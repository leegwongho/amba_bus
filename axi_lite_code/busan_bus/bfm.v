==> flow/design.v <==
module bfm(
    input clk,
    input reset,  
    input   [31:0]  U_RDATA,
    input [15:0]    sw,
    output reg  U_WVALID,
    output reg  [31:0] U_AWADDR,
    output reg  [31:0] U_WDATA,
    output reg  [3:0]  U_STRB,
    output reg  U_RVALID,
    output reg  [31:0]  U_ARADDR,
    output reg  [3:0]   U_BLEN,
    output reg  [14:0]  led
);
    wire flag_m;
    assign flag_m = sw[15] ? 1 : 0;
    reg [10:0] clk_div;
    always @ (posedge clk) begin
        if (!reset)
            clk_div <= 0;    
        else
            clk_div <= clk_div + 1; 
    end
    always @(posedge clk) begin
        if (!reset) begin
            U_WVALID <= 0;
            U_AWADDR <= 0;
            U_WDATA <= 0;
            U_STRB <= 0;
        end 
        else begin
            U_WDATA <= {16'b0, sw[14:0]};  
            U_AWADDR <= 0;                 
            U_STRB <= 4'b1111;             
            if (flag_m == 1) begin 
                U_WVALID <= 1;
                if (clk_div[1]) begin
                    U_WVALID <= 0;
                end
            end
        end
    end
    always @(posedge clk) begin
        if (!reset) begin
            U_RVALID <= 0;
            U_BLEN <= 0;
            led = 16'b1000_0000_0000_0000;
        end
        else begin
            U_ARADDR <= 0;             
            U_BLEN <= 4'b1111;         
            if (flag_m == 0) begin
                U_RVALID <= 1;       
                if (clk_div[1]) begin
                    U_RVALID <= 0; 
                    led <= U_RDATA[14:0];
                end
            end
        end
    end
endmodule
## Reports on bfm

Tool output for the design above, in the order of the flow.
Line numbers count from 1 in the design file above.
Library cell names are shortened.
The mark n/a stands for no value.

| set-up | value |
|---|---|
| top | bfm |
| clock input | clk |
| standard-cell library | sky130hd |
| library corner | tt_025C_1v80 |

## Word-level counts

Yosys after proc, flatten, opt, wreduce and memory -nomap, before mapping. Enables and synchronous resets that opt folds into registers are not counted as muxes. Memory bits, and registers merged into a memory's read port (data or address), are not among the register bits. Print and check cells are not counted.

| storage and ports | value |
|---|---|
| bits in registers | 64 |
| latch bits | 0 |
| memory bits (writable) | 0 |
| ROM bits | 0 |
| word width x clocked read ports | 0 |
| memories kept | 0 |
| elaborated cells | 13 |

| operators by class | value |
|---|---|
| add/sub/neg operators | 1 |
| multiply operators | 0 |
| div/mod/pow operators | 0 |
| $lt $le $gt $ge | 0 |
| equal/unequal tests | 0 |
| shifts and indexed selects | 0 |
| mux-type cells | 3 |
| bitwise operators | 1 |
| reduce/logical cells | 1 |

Operators by type and width:

| kind | number |
|---|---|
| adder 11 x 1 -> 11 bit with constant B | 1 |
| two-way mux 4 bit | 1 |
| AND reduction 2 bit | 1 |
| two-way mux 1 bit | 2 |
| NOT 1 bit | 1 |

## Depth

Depth = most cells in a row (Yosys ltp): at word level without a register or memory, in the mapped netlist without a sequential cell, where the memories' decode and read muxes count.

| logic depth | value |
|---|---|
| depth after elaboration | 3 |
| ABC_AREA | 0 |
| depth in mapped cells | 4 |
| mapped depth without buffers | 2 |

## Synthesis result

The flow's flattened synthesis, as Yosys stat reports it; memories are mapped. The netlist is that of the ABC_AREA named above (0 if unset); the other value can give another one.
Totals and module areas in this step are rounded.

Cell types:

| cell type | number | area in all (µm²) |
|---|---|---|
| dfxtp_1 | 35 | 700.672 |
| buf_4 | 90 | 675.648 |
| mux2i_1 | 15 | 150.144 |
| nand2_1 | 31 | 116.362 |
| and2_1 | 16 | 100.096 |
| buf_12 | 1 | 20.019 |
| nor2b_4 | 1 | 13.763 |
| nor3b_2 | 1 | 12.512 |
| buf_6 | 1 | 11.261 |
| o211a_1 | 1 | 10.01 |
| nor2b_2 | 1 | 8.758 |
| xor2_1 | 1 | 8.758 |
| clkbuf_1 | 2 | 7.507 |
| nor2b_1 | 1 | 6.256 |
| buf_2 | 1 | 5.005 |
| conb_1 | 1 | 3.754 |

| synthesis totals | value |
|---|---|
| mapped cells | 199 |
| mapped area | 1851 µm² |
| sequential part of the area | 700.7 µm² |
| flip-flop cells | 35 |
| buffer cells | 95 |

## Worst setup path after synthesis

Source: OpenSTA report_checks on the synthesized netlist (no wires, ideal clock, input and output delay 20% of the period each), path of least setup slack; recovery checks are left aside. Register names are those of the netlist, which keeps one name where synthesis merged equal registers.

| timing post-synthesis | value |
|---|---|
| path kind | register -> register |
| start | reg clk_div[1] |
| end | reg led[10] |
| period | 1.18 ns |
| setup time | 0.072 ns |
| data arrival time | 0.905 ns |
| required time | 1.108 ns |
| slack | 0.203 ns |
| delay of the path | 0.977 ns |
| stages | 5 |
| buffers on the path | 2 |
| synthesis period reached | 0.977 ns |

"delay of the path" is the arrival time less input delay plus setup time.
"stages": output pins that drive a net of the path, with the launching flip-flop's if there is one; two outputs of one cell count as two.
"synthesis period reached" = period - worst setup slack (recovery checks aside). The figure is calculated, with input and output delays left at 20% of the set period.
The rows between start and end are the longest chain of elaborated cells between them; the timing report does not say that the signal goes this way. Where chains are equally long, one stands for them.
Each line given opens the expression or statement behind the cell; cells for indexed reads and writes are added by Yosys, which also makes memories of some case tables.

| on the way, post-synthesis | value |
|---|---|
| cells stage by stage | dfxtp_1 nor2b_4 buf_6 buf_12 mux2i_1 |
| cells in the longest elaborated chain | 1 |
| elaborated cells on any way between the ends | 1 |

Ends and longest elaborated chain, post-synthesis:

| element | line | RTL |
|---|---|---|
| start: declaration | 17 | `reg [10:0] clk_div;` |
| start: assignment | 20 | `clk_div <= 0;` |
| start: assignment | 22 | `clk_div <= clk_div + 1;` |
| AND reduction 2 bit | n/a |  |
| end: assignment | 47 | `led = 16'b1000_0000_0000_0000;` |
| end: assignment | 56 | `led <= U_RDATA[14:0];` |
| end: declaration | 13 | `output reg  [14:0]  led` |

## Path in the finished layout

Path of least setup slack in the final report of flow run B (OpenROAD, finished layout, wires in). Where an end is a register, its clock arrival counts in the times.

| timing after layout | value |
|---|---|
| path kind | register -> output |
| start | reg (name not given) |
| end | out U_BLEN[3] |
| period | 0.97 ns |
| external output delay | 0.19 ns |
| data arrival time | 0.81 ns |
| required time | 0.78 ns |
| slack | -0.03 ns |
| stages | 2 |
| buffers on the path | 1 |

| on the way, after layout | value |
|---|---|
| cells stage by stage | dfxtp_4 buf_2 |

Ends and longest elaborated chain, after layout:

| element | line | RTL |
|---|---|---|
| end: declaration | 12 | `output reg  [3:0]   U_BLEN,` |

Chain of elaborated cells between the ends: none given.

Memo
Re: implementation data of bfm

Measured data: module bfm, platform sky130hd, 2 stored runs of the flow under differing settings, order arbitrary. Input and output delays are each 20% of the period that was set; the output load is 0.01 pF.
"achieved clock period": clock period set for the run, less the worst setup slack. It is reckoned from that one timing run; input and output delays stay at 20% of the period that was set.
By "total power of the final layout" is meant OpenSTA's value without simulated activity: inputs other than the clock are taken to toggle once in ten clock periods, and the tool carries that through the logic.
The results are shown rounded.
Among the settings, n/a means not set for that run.
Results: n/a = not shown.

| stored run | period_ns | CORE_UTILIZATION | SETUP_SLACK_MARGIN | PLACE_DENSITY | HOLD_SLACK_MARGIN | CORE_MARGIN | CELL_PAD_IN_SITES_GLOBAL_PLACEMENT | CELL_PAD_IN_SITES_DETAIL_PLACEMENT | ABC_AREA | CTS_CLUSTER_SIZE | SLEW_MARGIN | MIN_ROUTING_LAYER | MAX_ROUTING_LAYER | CAP_MARGIN | PLACE_DENSITY_LB_ADDON | CORE_ASPECT_RATIO | TNS_END_PERCENT | GPL_TIMING_DRIVEN | CTS_CLUSTER_DIAMETER | achieved clock period (ns) | sum of negative setup slack (ns) | setup slack of the worst path (ns) | final utilization (%) | cell area after synthesis (µm²) | worst hold slack after layout (ns) | total power of the final layout (mW) | die area (µm²) |
|---|---|---|---|---|---|---|---|---|---|---|---|---|---|---|---|---|---|---|---|---|---|---|---|---|---|---|---|
| flow run A | 0.859 | 66 | -0.03 | 0.47 | -0.08 | 7 | 2 | 1 | 1 | 13 | 30 | met1 | met4 | 20 | n/a | n/a | n/a | n/a | n/a | n/a | n/a | n/a | n/a | n/a | n/a | n/a | n/a |
| flow run B | 0.97 | 61 | 0.16 | n/a | n/a | 2 | n/a | 0 | n/a | 75 | 25 | n/a | n/a | 20 | 0.12 | 1.35 | 20 | 1 | 398 | 1.000 | -0.142 | -0.030 | 79.8 | 1851 | 0.407 | 3.342 | 3495 |

Flow run A: incomplete, placement halted on GPL-0301
